==> flow/design.v <==
`timescale 1ns / 1ps
module LedCPUcore(clk,rst,addrRd,dataRd,outPattern );
	input  clk,rst;
	output reg [7:0] addrRd;
	input [15:0] dataRd;
	output reg [7:0] outPattern; 
	parameter FREQ = 50_000_000/16;
	reg [7:0] addrRdNext;
	reg [7:0] outPatternNext;
	reg [25:0] count, countNext;
	reg [7:0] processTime, processTimeNext;
	always@(posedge clk) begin
		addrRd <= addrRdNext;
		outPattern <= outPatternNext;
		count <= countNext;
		processTime <= processTimeNext;
	end
	always@(*)begin
		outPatternNext = outPattern;
		countNext = count;
		processTimeNext = processTime;
		addrRdNext = addrRd;
		if(rst)begin
			addrRdNext = 0;
			outPatternNext = 0;
			countNext = 0;
			processTimeNext = 0;
		end
	 else if(dataRd[7:0]!=0)begin
		countNext=count+1;
		outPatternNext=dataRd[15:8];
		if(count==FREQ)begin
		countNext=0;
		processTimeNext=processTime+1;
		end
		if(processTime==dataRd[7:0]) begin
		addrRdNext=addrRd+1;
		processTimeNext=0;
		end
      end
	 else if(dataRd[7:0]==0) begin
	 addrRdNext=addrRd+1;
	 end
	 end
	endmodule
* Tool chain data of LedCPUcore *
What the tools print for LedCPUcore, step after step.
Line numbers count from 1 in the design file above.
Not given: n/a

inputs
  top = LedCPUcore
  clock port = clk
  standard-cell library = sky130hd
  timing corner = tt_025C_1v80

* Word level *
Source: Yosys, flattened and elaborated, memories not mapped. Widths are those after wreduce. Registers that Yosys merges into a memory's read port (data or address) are not register bits. Print and check cells do not count. Equal cells are merged and count once.

bit counts
  register bits = 50
  input bits = 18
  output and inout bits = 16
  cells after elaboration = 22

cells by class
  $add $sub $neg = 3
  equal/unequal tests = 3
  multiplexer cells = 6
  reduce/logical cells = 6

operators by type and width
  kind                                            count
  two-way mux 8 bit                               5
  adder 26 x 1 -> 26 bit with constant B          1
  == test 26 x 22 -> 1 bit with constant B        1
  two-way mux 26 bit                              1
  adder 8 x 1 -> 8 bit with constant B            2
  == test 8 bit                                   1
  logical NOT 8 bit                               1
  nonzero test 8 bit                              1
  AND reduction 2 bit                             2
  nonzero test 2 bit                              2
  inequality test 2 x 1 -> 1 bit with constant B  1

* Logic depth *
Longest topological path by Yosys (ltp), each cell counted once; first at word level (registers and memories cut), then after technology mapping (sequential cells cut; the memories' decode and read muxes count).

depth
  depth after elaboration = 3
  ABC_AREA = 0
  gate-level depth with buffers = 9
  gate-level depth less buffers = 7

* Netlist *
The flow's flattened synthesis, as Yosys stat reports it; memories are mapped. The netlist is that of the ABC_AREA named above (0 if unset); the other value can give another one.
The area totals of this step are shown rounded.

synthesis totals
  cells in the netlist = 294
  chip area (Yosys) = 2500 sq um
  flip-flops = 50
  buffers = 12

cell types
  type                       count  total area (sq um)
  sky130_fd_sc_hd__dfxtp_1   50     1000.96
  sky130_fd_sc_hd__xor2_1    27     236.477
  sky130_fd_sc_hd__nand2_1   33     123.869
  sky130_fd_sc_hd__nor2_1    33     123.869
  sky130_fd_sc_hd__xnor2_1   11     96.342
  sky130_fd_sc_hd__a21oi_1   19     95.091
  sky130_fd_sc_hd__nand4_1   13     81.328
  sky130_fd_sc_hd__nand3_1   14     70.067
  sky130_fd_sc_hd__ha_1      5      62.56
  sky130_fd_sc_hd__a211oi_1  6      45.043
  sky130_fd_sc_hd__nor4_4    2      42.541
  sky130_fd_sc_hd__and3_1    6      37.536
  sky130_fd_sc_hd__nor4_1    6      37.536
  sky130_fd_sc_hd__nor3_1    7      35.034
  sky130_fd_sc_hd__and2_1    5      31.28
  sky130_fd_sc_hd__inv_1     8      30.029
  sky130_fd_sc_hd__or4_1     4      30.029
  sky130_fd_sc_hd__and4_1    3      26.275

Other cell types: 23; their cells: 42.

* Worst setup path after synthesis *
Path of least setup slack by OpenSTA after synthesis, without wires, with an ideal clock, recovery checks aside; 20% of the period is set as input and as output delay. Where synthesis merged equal registers, the netlist keeps one of their names.

timing path post-synthesis
  path kind = input to register
  start = in dataRd[4]
  end = reg addrRd[6]
  clock period = 2510 ps
  launch time at the first pin = 502 ps
  arrival = 2008 ps
  setup slack = 378 ps
  path delay = 1629 ps
  driving pins on the path = 7
  buffers on the path = 2
  period reached after synthesis = 2132 ps

"path delay" = arrival - input delay + setup time.
"driving pins on the path": output pins that drive a net of the path, with the launching flip-flop's if there is one; two outputs of one cell count as two.
"period reached after synthesis" = period - worst setup slack (recovery checks aside). The figure is calculated, with input and output delays left at 20% of the set period.
Between the ends stands the longest chain of elaborated cells between them, by number of cells; it is not shown to be the way that was timed. Of several equally long chains one is given.
A line is the first line of the expression or statement that the cell stems from. Yosys adds cells for indexed reads and writes and turns some case tables into memories.

between the ends, post-synthesis
  cells stage by stage = sky130_fd_sc_hd__nor4_4 sky130_fd_sc_hd__and2_1 sky130_fd_sc_hd__buf_4 sky130_fd_sc_hd__a21oi_1 sky130_fd_sc_hd__buf_2 sky130_fd_sc_hd__nor3_1 sky130_fd_sc_hd__mux2_1
  length of the longest elaborated chain = 3
  elaborated cells on any way between the ends = 9
  those cells by class = eq/ne (2); mux (3); reduce/logical (4)

RTL lines, path post-synthesis
  element             line  source
  start: declaration  5     input [15:0] dataRd;
  logical NOT 8 bit   41    else if(dataRd[7:0]==0) begin
  two-way mux 8 bit   41
  two-way mux 8 bit   29    else if(dataRd[7:0]!=0)begin
  end: assignment     13    addrRd <= addrRdNext;
  end: declaration    4     output reg [7:0] addrRd;

* Timing after layout *
Path of least setup slack in the final report of run A (OpenROAD, finished layout, wires in). Where an end is a register, its clock arrival counts in the times.
The path's times are printed in steps of 10 ps; the period is the one set.

timing path after layout
  path kind = register to register
  start = reg count[21]
  end = reg count[20]
  clock period = 1590 ps
  launch time at the first pin = 310 ps
  arrival = 1980 ps
  setup slack = -180 ps
  driving pins on the path = 7
  buffers on the path = 1

Between the ends stands the longest chain of elaborated cells between them, by number of cells; it is not shown to be the way that was timed. Of several equally long chains one is given.

between the ends, after layout
  cells stage by stage = sky130_fd_sc_hd__dfxtp_2 sky130_fd_sc_hd__nand4_1 sky130_fd_sc_hd__or3_4 sky130_fd_sc_hd__nor3_4 sky130_fd_sc_hd__or2_4 sky130_fd_sc_hd__clkbuf_16 sky130_fd_sc_hd__nor2_1
  length of the longest elaborated chain = 2
  elaborated cells on any way between the ends = 2
  those cells by class = eq/ne (1); mux (1)

RTL lines, path after layout
  element                   line  source
  start: declaration        10    reg [25:0] count, countNext;
  start: assignment         15    count <= countNext;
  == test 26 x 22 -> 1 bit  32    if(count==FREQ)begin
  two-way mux 26 bit        32
  end: assignment           15
  end: declaration          10

Subject: flow runs of LedCPUcore

Hi,

Measured data: module LedCPUcore, platform sky130hd, 2 stored runs of the flow under differing settings, order arbitrary. Input and output delays are each 20% of the period that was set; the output load is 0.01 pF.
"clock period reached" means the clock period less the worst setup slack. The figure is calculated, with input and output delays left at 20% of the set period.
"time used up by the worst setup path" is the time allowed to the run's worst setup path (the clock period less input and output delay, where it has them) less its slack. Clock arrival times count: a late capture clock shortens it, a late launch clock lengthens it.
"total design power" rests on the timing tool's default activity at the inputs, not on a simulated workload.
"time used up by the worst setup path" is given in steps of 10 ps.
The measured numbers are rounded.
Settings: -- = not set for that run.

setting or result                          run A                 run B
period_ns                                  1.59                  3.04
CORE_UTILIZATION                           29                    21
SETUP_SLACK_MARGIN                         0.1                   0.71
PLACE_DENSITY_LB_ADDON                     0.19                  --
GPL_TIMING_DRIVEN                          1                     --
GPL_ROUTABILITY_DRIVEN                     1                     --
CTS_CLUSTER_SIZE                           66                    --
SLEW_MARGIN                                15                    20
CAP_MARGIN                                 20                    5
CORE_MARGIN                                2                     2
CORE_ASPECT_RATIO                          --                    1.08
CELL_PAD_IN_SITES_GLOBAL_PLACEMENT         --                    2
time used up by the worst setup path (ps)  1770                  1610
kind of the worst setup path               register to register  input to register
worst hold slack in the final report (ps)  455                   452
total die area (sq um)                     9400                  12800
post-layout utilization (%)                48.4                  27.9
post-route setup TNS (ps)                  -5380                 0
standard-cell area after layout (sq um)    4020                  3250
total design power (mW)                    2.33                  1.33
smallest setup slack (ps)                  -184                  824
clock period reached (ps)                  1774                  2216
netlist area reported by Yosys (sq um)     2500                  2500

Regards

==> flow/design.v <==
`timescale 1ns / 1ps
module UDC(rst,clk,upDown,sevenSegment,anode);
input rst,clk;
input upDown;
output reg[7:0] sevenSegment;
output reg[3:0] anode;
wire en;
timer timer(.clk(clk),.rst(rst),.en(en));
reg [3:0] cnt,cntNext;
always@(posedge clk) begin
 cnt <= #1 cntNext;
end
always @(*) begin 
	anode=4'b0111;
	cntNext=cnt;
	sevenSegment = 8'b00000011;
	 if(rst) begin
	  cntNext=0;
	  sevenSegment = 8'b00000011;
	 end
	else if(en) begin 
	 if(upDown==1) begin
	 cntNext=cnt+1;
	 if(cnt==9) begin
	 cntNext=0;
	 end 
	 end else if(upDown==0) begin
	 cntNext=cnt-1;
	 if(cnt==0) begin
	 cntNext=9;
	 end 
	 end
	 end
	 case(cnt)
			0:  sevenSegment = 8'b00000011;   
			1:  sevenSegment = 8'b10011111;   
			2:  sevenSegment = 8'b00100101;   
			3:  sevenSegment = 8'b00001101;   
			4:  sevenSegment = 8'b10011001;   
			5:  sevenSegment = 8'b01001001;   
			6:  sevenSegment = 8'b01000001;   
			7:  sevenSegment = 8'b00011111;   
			8:  sevenSegment = 8'b00000001;   
			9:  sevenSegment = 8'b00001001;   
		endcase
  end
endmodule
`timescale 1ns / 1ps
module timer(clk, rst, en);
input clk, rst;
output en;
parameter COUNT=50_000_000;
reg [25:0] cnt, cntNext;
always@(posedge clk)begin
	cnt <= cntNext;
end
always@(*)begin
	cntNext=cnt;
if(rst) begin
cntNext = 0;
end
else if(COUNT==cnt-1)begin
cntNext=0;
end
cntNext = cnt + 1;
end
assign en = (cnt==0);
endmodule
Tool chain data of UDC
What the tools print for UDC, step after step.
Lines are those of the file above, counted from 1.
Cell names lack the library's common part.
{"block": "inputs", "design": "UDC", "clock_port": "clk", "lib": "sky130hd", "corner": "tt_025C_1v80"}

Elaborated design
Source: Yosys, flattened and elaborated, memories not mapped. Widths are those after wreduce; folded enables and synchronous resets count as part of the registers. Registers that Yosys merges into a memory's read port (data or address) are not register bits. Print and check cells do not count. Equal cells are merged and count once.
{"block": "word_totals", "clocked_rd_ports_x_width": 0, "elab_cells": 20, "mem_count": 0, "input_bits": 3, "ramBits": 0, "out_inout_bits": 12, "latchBits": 0, "regBits": 30, "romBits": 0}
{"block": "classes", "mux": 4, "reduce_and_logical": 2, "n_div": 0, "cmp": 0, "n_addsub": 3, "eq_ne": 9, "shifts": 0, "bitwise": 0, "n_mul": 0}
{"block": "op_table", "operator": "case mux 8 bit (select 9 bit)", "n": 1}
{"block": "op_table", "operator": "adder 26 x 1 -> 26 bit with constant B", "n": 1}
{"block": "op_table", "operator": "zero test 26 bit", "n": 1}
{"block": "op_table", "operator": "equality test 4 x 3 -> 1 bit with constant B", "n": 4}
{"block": "op_table", "operator": "two-way mux 4 bit", "n": 3}
{"block": "op_table", "operator": "equality test 4 x 2 -> 1 bit with constant B", "n": 2}
{"block": "op_table", "operator": "equality test 4 bit with constant B", "n": 2}
{"block": "op_table", "operator": "adder 4 x 1 -> 4 bit with constant B", "n": 1}
{"block": "op_table", "operator": "subtractor 4 x 1 -> 4 bit with constant B", "n": 1}
{"block": "op_table", "operator": "equality test 4 x 1 -> 1 bit with constant B", "n": 1}
{"block": "op_table", "operator": "zero test 4 bit", "n": 1}

Depth
Depth = most cells in a row (Yosys ltp): at word level without a register or memory, in the mapped netlist without a sequential cell, where the memories' decode and read muxes count.
{"block": "depth", "depth_word": 3, "ABC_AREA": 0, "ltp_mapped": 6}

After synthesis
The flow's flattened synthesis, as Yosys stat reports it; memories are mapped. The netlist is that of the ABC_AREA named above (0 if unset); the other value can give another one.
Totals and module areas in this step are rounded.
{"block": "by_type", "cell_type": "dfxtp_1", "n": 30, "type_area_um2": 600.576}
{"block": "by_type", "cell_type": "xnor2_1", "n": 17, "type_area_um2": 148.893}
{"block": "by_type", "cell_type": "xor2_1", "n": 11, "type_area_um2": 96.342}
{"block": "by_type", "cell_type": "nand3_1", "n": 12, "type_area_um2": 60.058}
{"block": "by_type", "cell_type": "nor2_1", "n": 12, "type_area_um2": 45.043}
{"block": "by_type", "cell_type": "nor4_4", "n": 2, "type_area_um2": 42.541}
{"block": "by_type", "cell_type": "buf_4", "n": 5, "type_area_um2": 37.536}
{"block": "by_type", "cell_type": "nor4_1", "n": 6, "type_area_um2": 37.536}
{"block": "by_type", "cell_type": "o21ai_0", "n": 7, "type_area_um2": 35.034}
{"block": "by_type", "cell_type": "nand2_1", "n": 9, "type_area_um2": 33.782}
{"block": "by_type", "cell_type": "a21oi_1", "n": 6, "type_area_um2": 30.029}
{"block": "by_type", "cell_type": "nor3_1", "n": 6, "type_area_um2": 30.029}
{"block": "by_type", "cell_type": "inv_1", "n": 7, "type_area_um2": 26.275}
{"block": "by_type", "cell_type": "and3_1", "n": 4, "type_area_um2": 25.024}
{"block": "by_type", "cell_type": "ha_1", "n": 2, "type_area_um2": 25.024}
{"block": "by_type", "cell_type": "nand4_1", "n": 4, "type_area_um2": 25.024}
{"block": "by_type", "cell_type": "nand4_2", "n": 2, "type_area_um2": 25.024}
{"block": "by_type", "cell_type": "nor4_2", "n": 2, "type_area_um2": 25.024}
Other cell types: 24; their cells: 35.
{"block": "synth_totals", "stdcells": 179, "yosys_area_um2": 1610, "buf_cells": 12, "seqArea_um2": 601, "ffs": 30}
The figures by module come from a second, unflattened synthesis with its own total; it is not the netlist above.
{"block": "unflattened", "cells_unflattened": 170, "hier_area_um2": 1560}
Each row is one instance without its submodules.
{"block": "modules", "module": "timer", "cells": 106, "mod_area_um2": 1080, "seq_area_um2": 520, "n_inst": 1}
{"block": "modules", "module": "UDC", "cells": 64, "mod_area_um2": 470, "seq_area_um2": 80.1, "n_inst": 1}

Timing after synthesis
OpenSTA on the mapped netlist: ideal clock, no wires. The path of least setup slack (recovery checks aside). Input and output delay are each 20% of the period. Register names are those of the netlist, which keeps one name where synthesis merged equal registers.
{"block": "synth_path", "kind": "reg2out", "from": "register cnt[1]", "to": "output sevenSegment[5]", "required_time_ps": 2096, "path_delay_ps": 1205, "output_delay_ps": 524, "arrival_time_ps": 1205, "period_ps": 2620, "path_slack_ps": 891, "path_stages": 4, "synth_period_reached_ps": 1729}
"path_delay_ps" is the arrival time less input delay plus setup time.
At an output port there is no setup time.
"path_stages": output pins that drive a net of the path, with the launching flip-flop's if there is one; two outputs of one cell count as two.
"synth_period_reached_ps" is the clock period less the worst setup slack; recovery checks do not enter. This is arithmetic on one report: input and output delays are still those of the set period (20% each).
Between the ends stands the longest chain of elaborated cells between them, by number of cells; it is not shown to be the way that was timed. Of several equally long chains one is given.
A line is the first line of the expression or statement that the cell stems from. Yosys adds cells for indexed reads and writes and turns some case tables into memories.
{"block": "synth_between", "cell_sequence": "dfxtp_1 clkbuf_1 inv_1 nor4_1", "elab_chain_cells": 2, "cells_between": 10}
{"block": "synth_rtl", "item": "from (decl)", "line": 9, "text": "reg [3:0] cnt,cntNext;"}
{"block": "synth_rtl", "item": "from (assign)", "line": 11, "text": "cnt <= #1 cntNext;"}
{"block": "synth_rtl", "item": "equality test 4 bit", "line": 34, "text": "case(cnt)"}
{"block": "synth_rtl", "item": "case mux 8 bit (select 9 bit)", "line": 34}
{"block": "synth_rtl", "item": "to (decl)", "line": 5, "text": "output reg[7:0] sevenSegment;"}

Worst path after layout
Path of least setup slack in the final report of flow run B (OpenROAD, finished layout, wires in). Where an end is a register, its clock arrival counts in the times.
The path's times are printed in steps of 10 ps; the period is the one set.
{"block": "layout_path", "kind": "reg2out", "from": "register cnt[2]", "to": "output sevenSegment[4]", "required_time_ps": 1220, "output_delay_ps": 300, "path_stages": 8, "arrival_time_ps": 1320, "path_slack_ps": -100, "period_ps": 1520}
Between the ends stands the longest chain of elaborated cells between them, by number of cells; it is not shown to be the way that was timed. Of several equally long chains one is given.
{"block": "layout_between", "cell_sequence": "dfxtp_2 buf_6 clkbuf_16 nand2b_4 nor2_1 a21oi_1 nor2_1 buf_2", "elab_chain_cells": 2, "cells_between": 10}
{"block": "layout_rtl", "item": "from (decl)", "line": 9, "text": "reg [3:0] cnt,cntNext;"}
{"block": "layout_rtl", "item": "from (assign)", "line": 11, "text": "cnt <= #1 cntNext;"}
{"block": "layout_rtl", "item": "equality test 4 bit", "line": 34, "text": "case(cnt)"}
{"block": "layout_rtl", "item": "case mux 8 bit (select 9 bit)", "line": 34}
{"block": "layout_rtl", "item": "to (decl)", "line": 5, "text": "output reg[7:0] sevenSegment;"}

2 stored runs of UDC in the flow (synthesis by Yosys, layout by OpenROAD, sky130hd cells), in arbitrary order. Constraints: input delay and output delay 20% of the set period each, output load 0.01 pF.
The measured numbers are rounded.

Flow run A
==> flow/run.sh <==
#!/bin/bash
# the make line also repeats the synthesis and layout settings of config.mk as NAME=value (left out here)
make -C /OpenROAD-flow-scripts/flow DESIGN_CONFIG=/design/flow/config.mk WORK_HOME=/design/flow/orfs CLKGATE_MAP_FILE= finish
==> flow/config.mk <==
export PLATFORM = sky130hd
export DESIGN_NAME = UDC
export DESIGN_NICKNAME = UDC
export VERILOG_FILES = /design/flow/design.v
export SDC_FILE = /design/flow/constraint.sdc
export NUM_CORES = 4
export LEC_CHECK = 0
export CAP_MARGIN = 15
export CELL_PAD_IN_SITES_GLOBAL_PLACEMENT = 2
export CORE_MARGIN = 9
export CORE_UTILIZATION = 59
export CTS_CLUSTER_SIZE = 43
export GPL_TIMING_DRIVEN = 0
export MAX_ROUTING_LAYER = met4
export PLACE_DENSITY = 0.95
export SLEW_MARGIN = 35
==> flow/constraint.sdc <==
create_clock -name core_clock -period 1.39 [get_ports {clk}]
set_input_delay 0.2780 -clock core_clock [delete_from_list [all_inputs] [get_ports {clk}]]
set_output_delay 0.2780 -clock core_clock [all_outputs]
set_load 0.01 [all_outputs]

==> results of flow run A, as JSON <==
{
  "outcome": "did not finish, placement stopped with GPL-0301"
}

Flow run B
==> flow/run.sh <==
#!/bin/bash
# the make line also repeats the synthesis and layout settings of config.mk as NAME=value (left out here)
make -C /OpenROAD-flow-scripts/flow DESIGN_CONFIG=/design/flow/config.mk WORK_HOME=/design/flow/orfs CLKGATE_MAP_FILE= finish
==> flow/config.mk <==
export PLATFORM = sky130hd
export DESIGN_NAME = UDC
export DESIGN_NICKNAME = UDC
export VERILOG_FILES = /design/flow/design.v
export SDC_FILE = /design/flow/constraint.sdc
export NUM_CORES = 4
export LEC_CHECK = 0
export CAP_MARGIN = 20
export CELL_PAD_IN_SITES_GLOBAL_PLACEMENT = 0
export CORE_MARGIN = 5
export CORE_UTILIZATION = 21
export CTS_CLUSTER_DIAMETER = 71
export GPL_ROUTABILITY_DRIVEN = 1
export GPL_TIMING_DRIVEN = 0
export MAX_ROUTING_LAYER = met5
export PLACE_DENSITY = 0.76
export SLEW_MARGIN = 20
==> flow/constraint.sdc <==
create_clock -name core_clock -period 1.52 [get_ports {clk}]
set_input_delay 0.3040 -clock core_clock [delete_from_list [all_inputs] [get_ports {clk}]]
set_output_delay 0.3040 -clock core_clock [all_outputs]
set_load 0.01 [all_outputs]

==> results of flow run B, as JSON <==
{
  "synth_area_um2": 1610,
  "die_um2": 9530,
  "finish.stdcell_area_um2": 2290,
  "timing.setup.ws_ps": -102
}
